==> flow/design.v <==
module up_counter_64    (
    output reg  [63:0] out     ,     
    input  wire       clk      ,     
    input  wire       reset    ,     
    input  wire       en             
);
always_ff @(posedge clk, posedge reset)
    if (reset) begin                 
      out <= 64'b0 ;
    end else if (en) begin
      out <=out+1;
    end
endmodule 
Step by step through the tools: up_counter_64
Tool output for the design above, in the order of the flow.
Line numbers count from 1 in the design file above.
Not given: -
Set-up
  top: up_counter_64
  clock: clk
  cell library: sky130hd
  library corner: tt_025C_1v80

After elaboration
Yosys after proc, flatten, opt, wreduce and memory -nomap, before mapping. Enables and synchronous resets that opt folds into registers are not counted as muxes. Memory bits, and registers merged into a memory's read port (data or address), are not among the register bits. Print and check cells are not counted. Equal cells are merged and count once.
Word-level totals
  flip-flop bits (word level): 64
  latch bits: 0
  memory bits (writable): 0
  memory bits (read-only): 0
  clocked read ports x word width: 0
  memories: 0
  input port bits: 3
  output and inout bits: 64
  cells after elaboration: 2
Cells by class
  add/subtract/negate cells: 1
  $mul: 0
  div/mod/pow operators: 0
  magnitude comparators: 0
  equality and inequality tests: 0
  shifts and indexed selects: 0
  mux-type cells: 0
  bitwise logic cells: 0
  reduce/logical cells: 0
Operator list (count)
  adder 64 x 1 -> 64 bit with constant B: 1

Depth
Longest topological path by Yosys (ltp), each cell counted once; first at word level (registers and memories cut), then after technology mapping (sequential cells cut; the memories' decode and read muxes count).
Logic depth
  word-level depth: 1
  ABC_AREA: 0
  depth in mapped cells: 7
  gate-level depth less buffers: 6

Netlist
Yosys stat after the flow's synthesis: flattened, memories mapped to cells. It holds for the ABC_AREA given above (unset counts as 0); a run with the other value may have another netlist.
Mapped netlist
  standard cells after synthesis: 273
  chip area (Yosys): 3079.2 µm²
  sequential part of the area: 1601.5 µm²
  mapped flip-flops: 64
  buffers: 2
Cell types
  sky130_fd_sc_hd__dfrtp_1: count 64, area in all 1.6E+03 µm²
  sky130_fd_sc_hd__xnor2_1: count 40, area in all 350.336 µm²
  sky130_fd_sc_hd__xor2_1: count 23, area in all 201.443 µm²
  sky130_fd_sc_hd__nand3_1: count 28, area in all 140.134 µm²
  sky130_fd_sc_hd__nand4_1: count 17, area in all 106.352 µm²
  sky130_fd_sc_hd__nand2_1: count 26, area in all 97.594 µm²
  sky130_fd_sc_hd__nor4_4: count 4, area in all 85.082 µm²
  sky130_fd_sc_hd__nor2_1: count 18, area in all 67.565 µm²
  sky130_fd_sc_hd__nor3_1: count 11, area in all 55.053 µm²
  sky130_fd_sc_hd__nand3_4: count 3, area in all 52.55 µm²
  sky130_fd_sc_hd__nand4_2: count 3, area in all 37.536 µm²
  sky130_fd_sc_hd__nor4_2: count 3, area in all 37.536 µm²
  sky130_fd_sc_hd__and4_1: count 4, area in all 35.034 µm²
  sky130_fd_sc_hd__and3_1: count 5, area in all 31.28 µm²
  sky130_fd_sc_hd__inv_1: count 8, area in all 30.029 µm²
  sky130_fd_sc_hd__nor3_2: count 3, area in all 30.029 µm²
  sky130_fd_sc_hd__nand4_4: count 1, area in all 21.27 µm²
  sky130_fd_sc_hd__nor3_4: count 1, area in all 16.266 µm²
Not listed: further types 9, cells in them 11.

Worst setup path after synthesis
Path of least setup slack by OpenSTA after synthesis, without wires, with an ideal clock, recovery checks aside; 20% of the period is set as input and as output delay. Where synthesis merged equal registers, the netlist keeps one of their names.
Path after synthesis
  path kind: reg-to-reg
  from: register out[3]
  to: register out[35]
  clock period: 1.83 ns
  setup time: 0.126 ns
  launch time at the first pin: 0.000 ns
  arrival: 1.700 ns
  data required time: 1.704 ns
  path slack: 0.004 ns
  delay of the path: 1.826 ns
  driving pins on the path: 7
  path buffers: 1
  synthesis period reached: 1.826 ns
"delay of the path" is the arrival time less input delay plus setup time.
"driving pins on the path" counts driving pins, that of a launching flip-flop among them; a cell with two outputs on the path counts twice.
"synthesis period reached" = period - worst setup slack (recovery checks aside). The figure is calculated, with input and output delays left at 20% of the set period.
Between the ends stands the longest chain of elaborated cells between them, by number of cells; it is not shown to be the way that was timed. Of several equally long chains one is given.
A line is the first line of the expression or statement that the cell stems from. Yosys adds cells for indexed reads and writes and turns some case tables into memories.
Between the ends, after synthesis
  path through: sky130_fd_sc_hd__dfrtp_1 -> sky130_fd_sc_hd__nand4_4 -> sky130_fd_sc_hd__nor4_4 -> sky130_fd_sc_hd__and3_1 -> sky130_fd_sc_hd__buf_2 -> sky130_fd_sc_hd__nand4_1 -> sky130_fd_sc_hd__xnor2_1
  length of the longest elaborated chain: 1
  elaborated cells on any way between the ends: 1
  RTL lines with such cells: 1
  those cells by class: add/sub: 1
RTL lines, path after synthesis
  start: declaration: RTL line 2  | output reg  [63:0] out     ,
  start: assignment: RTL line 9  | out <= 64'b0 ;
  start: assignment: RTL line 11  | out <=out+1;
  adder 64 x 1 -> 64 bit: RTL line 11
  end: assignment: RTL line 9
  end: assignment: RTL line 11
  end: declaration: RTL line 2

Path in the finished layout
Path of least setup slack in the final report of run 1 (OpenROAD, finished layout, wires in). Where an end is a register, its clock arrival counts in the times.
Path post-layout
  path kind: reg-to-reg
  from: register out[0]
  to: register out[19]
  clock period: 1.2 ns
  setup time: 0.11 ns
  launch time at the first pin: 0.33 ns
  arrival: 2.06 ns
  data required time: 1.42 ns
  path slack: -0.64 ns
  driving pins on the path: 8
  path buffers: 2
Between the ends stands the longest chain of elaborated cells between them, by number of cells; it is not shown to be the way that was timed. Of several equally long chains one is given.
Between the ends, post-layout
  path through: sky130_fd_sc_hd__dfrtp_2 -> sky130_fd_sc_hd__buf_4 -> sky130_fd_sc_hd__nand4_4 -> sky130_fd_sc_hd__or2_4 -> sky130_fd_sc_hd__nor4_4 -> sky130_fd_sc_hd__buf_4 -> sky130_fd_sc_hd__nand3_1 -> sky130_fd_sc_hd__xnor2_1
  length of the longest elaborated chain: 1
  elaborated cells on any way between the ends: 1
  RTL lines with such cells: 1
  those cells by class: add/sub: 1
RTL lines, path post-layout
  start: declaration: RTL line 2  | output reg  [63:0] out     ,
  start: assignment: RTL line 9  | out <= 64'b0 ;
  start: assignment: RTL line 11  | out <=out+1;
  adder 64 x 1 -> 64 bit: RTL line 11
  end: assignment: RTL line 9
  end: assignment: RTL line 11
  end: declaration: RTL line 2

Ticket comment

Top module up_counter_64; platform sky130hd; tools Yosys and OpenROAD; 2 stored runs in no particular order. Input and output delays are each 20% of the period that was set; the output load is 0.01 pF.
"achieved clock period (ns)" = clock period - worst setup slack. The figure is calculated, with input and output delays left at 20% of the set period.
"worst setup path time (ns)" = time allowed to the worst setup path (clock period - input delay - output delay, where it has them) - its slack; a late launch clock adds to it, a late capture clock takes from it.

Flow files of run 1
==> flow/run.sh <==
#!/bin/bash
# the make line also repeats the synthesis and layout settings of config.mk as NAME=value (left out here)
make -C /OpenROAD-flow-scripts/flow DESIGN_CONFIG=/design/flow/config.mk WORK_HOME=/design/flow/orfs CLKGATE_MAP_FILE= finish
==> flow/config.mk <==
export PLATFORM = sky130hd
export DESIGN_NAME = up_counter_64
export DESIGN_NICKNAME = up_counter_64
export VERILOG_FILES = /design/flow/design.v
export SDC_FILE = /design/flow/constraint.sdc
export NUM_CORES = 4
export LEC_CHECK = 0
export ABC_AREA = 0
export CAP_MARGIN = 20
export CORE_ASPECT_RATIO = 1.8
export CORE_MARGIN = 4
export CORE_UTILIZATION = 41
export GPL_ROUTABILITY_DRIVEN = 0
export SLEW_MARGIN = 20
==> flow/constraint.sdc <==
create_clock -name core_clock -period 1.2 [get_ports {clk}]
set_input_delay 0.2400 -clock core_clock [delete_from_list [all_inputs] [get_ports {clk}]]
set_output_delay 0.2400 -clock core_clock [all_outputs]
set_load 0.01 [all_outputs]

report of run 1
yosys chip area after synthesis (um^2): 3079.2
finish__design__die__area: 9021.0
finish__design__instance__area__stdcell: 6481.2
finish__timing__setup__ws: -0.638
finish__timing__setup__tns: -28.433
finish__timing__hold__ws: 0.319
achieved clock period (ns): 1.838
worst setup path time (ns): 1.84
worst setup path kind: reg-to-reg

Flow files of run 2
==> flow/run.sh <==
#!/bin/bash
# the make line also repeats the synthesis and layout settings of config.mk as NAME=value (left out here)
make -C /OpenROAD-flow-scripts/flow DESIGN_CONFIG=/design/flow/config.mk WORK_HOME=/design/flow/orfs CLKGATE_MAP_FILE= finish
==> flow/config.mk <==
export PLATFORM = sky130hd
export DESIGN_NAME = up_counter_64
export DESIGN_NICKNAME = up_counter_64
export VERILOG_FILES = /design/flow/design.v
export SDC_FILE = /design/flow/constraint.sdc
export NUM_CORES = 4
export LEC_CHECK = 0
export ABC_AREA = 0
export CAP_MARGIN = 25
export CELL_PAD_IN_SITES_GLOBAL_PLACEMENT = 3
export CORE_ASPECT_RATIO = 0.85
export CORE_MARGIN = 10
export CORE_UTILIZATION = 72
export CTS_CLUSTER_DIAMETER = 120
export CTS_CLUSTER_SIZE = 57
export GPL_ROUTABILITY_DRIVEN = 1
export HOLD_SLACK_MARGIN = 0.02
export MAX_ROUTING_LAYER = met5
export MIN_ROUTING_LAYER = met1
export PLACE_DENSITY_LB_ADDON = 0.26
export SETUP_SLACK_MARGIN = -0.06
export SLEW_MARGIN = 20
export TNS_END_PERCENT = 95
==> flow/constraint.sdc <==
create_clock -name core_clock -period 2.21 [get_ports {clk}]
set_input_delay 0.4420 -clock core_clock [delete_from_list [all_inputs] [get_ports {clk}]]
set_output_delay 0.4420 -clock core_clock [all_outputs]
set_load 0.01 [all_outputs]

report of run 2: did not finish, place, FLW-0024
